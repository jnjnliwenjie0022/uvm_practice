==> flow/design.v <==
interface my_if(input clk, input rst_n);
   logic [7:0] data;
   logic valid;
endinterface
interface bus_if(input clk, input rst_n);
   logic         bus_cmd_valid;
   logic         bus_op;
   logic [15:0]  bus_addr;
   logic [15:0]  bus_wr_data;
   logic [15:0]  bus_rd_data;
endinterface
`timescale 1ns/1ps
module reg_b(
    clk,
    rst_n,
    bus_cmd_valid,
    bus_op,
    bus_addr,
    bus_wr_data,
    bus_rd_data
);
input          clk;
input          rst_n;
input          bus_cmd_valid;
input          bus_op;
input  [15:0]  bus_addr;
input  [15:0]  bus_wr_data;
output [15:0]  bus_rd_data;
reg [31:0] counter;
always @(posedge clk) begin
    if(!rst_n) 
        counter <= 'd0;
    else if(bus_cmd_valid && bus_op) begin
        case(bus_addr)
            16'h205: begin
                    counter[31:16] <= bus_wr_data;
            end
            16'h206: begin
                    counter[15:0] <= bus_wr_data;
            end
            default: begin
            end
        endcase
    end
end
reg [15:0]  bus_rd_data;
always @(posedge clk) begin
    if(!rst_n)
        bus_rd_data <= 16'b0;
    else if(bus_cmd_valid && !bus_op) begin
        case(bus_addr)
            16'h205: begin
                bus_rd_data <= counter[31:16]; 
            end
            16'h206: begin
                bus_rd_data <= counter[15:0]; 
            end
            default: begin
                bus_rd_data <= 16'b0; 
            end
        endcase
    end
end
endmodule
# From RTL to reports: reg_b
# Tool output for the design above, in the order of the flow.
# Lines are those of the file above, counted from 1.
# Cell names lack the library's common part.
# The mark -- stands for no value.
# inputs
top_module,reg_b
clk_port,clk
cell_library,sky130hd
lib_corner,tt_025C_1v80

# Word level
# Yosys after proc, flatten, opt, wreduce and memory -nomap, before mapping. Enables and synchronous resets that opt folds into registers are not counted as muxes. Memory bits, and registers merged into a memory's read port (data or address), are not among the register bits. Print and check cells are not counted. Equal cells are merged and count once.
# bits
regBits,48
latchBits,0
ramBits,0
romBits,0
clocked_rd_ports_x_width,0
memories,0
inputBits,36
output_inout_bits,16
word_cells,11
# op_classes
addsub,0
mul,0
n_div,0
n_cmp,0
n_eq,2
n_shift,0
mux,1
n_logic,0
n_reduce_logical,5
# ops
op,n
16-bit by 10-bit == test with 1-bit output with constant B,2
16-bit case mux with 2-bit select,1
2-bit AND reduction,2
1-bit logical AND,2
1-bit logical NOT,1

# Longest topological paths
# Yosys ltp: most cells in a row. Word level: on the elaborated netlist, between registers, memories and ports. Mapped: between sequential cells and ports; inverters and the memories' decode and read muxes count.
# logic_depth
word_depth,2
abc_area,0
mapped_depth,6
mapped_depth_nobuf,4

# Synthesis result
# Yosys stat after the flow's synthesis: flattened, memories mapped to cells. It holds for the ABC_AREA given above (unset counts as 0); a run with the other value may have another netlist.
# The area totals of this step are shown rounded.
# by_type
type,n,area_total_um2
dfxtp_1,48,960.922
mux2i_1,32,320.307
nand2_1,48,180.173
a221oi_2,10,150.144
o21ai_0,16,80.077
nor2_2,10,62.56
a221oi_1,6,52.55
buf_6,4,45.043
buf_12,2,40.038
nor4_2,3,37.536
clkbuf_1,9,33.782
nor2_1,6,22.522
or4_4,2,22.522
or4bb_1,2,22.522
nand4b_1,2,17.517
or4b_4,1,13.763
nand2b_1,2,12.512
clkbuf_4,1,7.507
# Other cell types: 2; their cells: 2.
# synth_totals
cell_count,206
synth_area_um2,2095
seq_area_um2,960.9
flip_flops,48

# Path before layout
# Source: OpenSTA report_checks on the synthesized netlist (no wires, ideal clock, input and output delay 20% of the period each), path of least setup slack; recovery checks are left aside. Register names are those of the netlist, which keeps one name where synthesis merged equal registers.
# synth_path
kind,input to register
start,input bus_addr[13]
end,register bus_rd_data[10]
clock_period_ns,3.98
in_delay_ns,0.796
launch_ns,0.796
t_arrival_ns,2.244
setup_slack_ns,1.674
path_delay_ns,1.510
stages,5
synth_period_reached_ns,2.306
# "path_delay_ns" is the arrival time less input delay plus setup time.
# "stages": output pins that drive a net of the path, with the launching flip-flop's if there is one; two outputs of one cell count as two.
# "synth_period_reached_ns" is the clock period less the worst setup slack; recovery checks do not enter. This is arithmetic on one report: input and output delays are still those of the set period (20% each).
# The rows between start and end are the longest chain of elaborated cells between them; the timing report does not say that the signal goes this way. Where chains are equally long, one stands for them.
# Each line given opens the expression or statement behind the cell; cells for indexed reads and writes are added by Yosys, which also makes memories of some case tables.
# A register here has more assigning lines than the two given.
# synth_between
path_cell_list,or4_4 -> nor4_2 -> buf_6 -> a221oi_2 -> nor2_2
elab_chain_cells,2
cells_between,3
classes_between,eq/ne (2); mux (1)
# synth_rtl
item,line,source
"start, declared",26,input  [15:0]  bus_addr;
16-bit by 10-bit == test with 1-bit output,51,case(bus_addr)
16-bit case mux with 2-bit select,51,
"end, assigned",53,bus_rd_data <= counter[31:16];
"end, assigned",56,bus_rd_data <= counter[15:0];
"end, declared",28,output [15:0]  bus_rd_data;

# Path in the finished layout
# From the final timing report of run A: the path of least setup slack in the routed layout; clock arrival at registers is part of the times.
# layout_path
kind,input to register
start,input bus_addr[8]
end,register counter[23]
clock_period_ns,1.74
in_delay_ns,0.35
launch_ns,0.35
t_arrival_ns,1.93
setup_slack_ns,-0.02
stages,8
# The rows between start and end are the longest chain of elaborated cells between them; the timing report does not say that the signal goes this way. Where chains are equally long, one stands for them.
# layout_between
path_cell_list,buf_6 -> or4b_4 -> buf_6 -> nor4_4 -> nand4b_1 -> buf_6 -> buf_12 -> mux2i_1
elab_chain_cells,2
cells_between,2
classes_between,eq/ne (1); reduce/logical (1)
# layout_rtl
item,line,source
"start, declared",26,input  [15:0]  bus_addr;
16-bit by 10-bit == test with 1-bit output,34,case(bus_addr)
2-bit AND reduction,--,
"end, assigned",32,counter <= 'd0;
"end, assigned",36,counter[31:16] <= bus_wr_data;
"end, declared",29,reg [31:0] counter;

# Top module reg_b; platform sky130hd; tools Yosys and OpenROAD; 2 stored runs in no particular order. Input and output delays are each 20% of the period that was set; the output load is 0.01 pF.
# "timing.achieved_period_ns" means the clock period less the worst setup slack. The figure is calculated, with input and output delays left at 20% of the set period.
# Measured values are rounded.
# A setting shown as -- is not set for that run.
run,period_ns,CORE_UTILIZATION,SETUP_SLACK_MARGIN,PLACE_DENSITY_LB_ADDON,CORE_MARGIN,CTS_CLUSTER_SIZE,CAP_MARGIN,MIN_ROUTING_LAYER,SLEW_MARGIN,CELL_PAD_IN_SITES_DETAIL_PLACEMENT,TNS_END_PERCENT,GPL_ROUTABILITY_DRIVEN,CTS_CLUSTER_DIAMETER,setup_tns_ns,fin_ws_ns,design.die.area_um2,synthArea_um2,timing.achieved_period_ns,finish.stdcell_area_um2,final_util_pct
run A,1.74,18,0.33,0.21,7,41,25,met1,20,--,--,--,--,-0.185,-0.017,14850,2095,1.757,3164,27.8
run B,1.28,62,--,--,3,--,35,--,25,0,40,1,71,-12.61,-0.334,4111,2095,1.614,2910,93.0
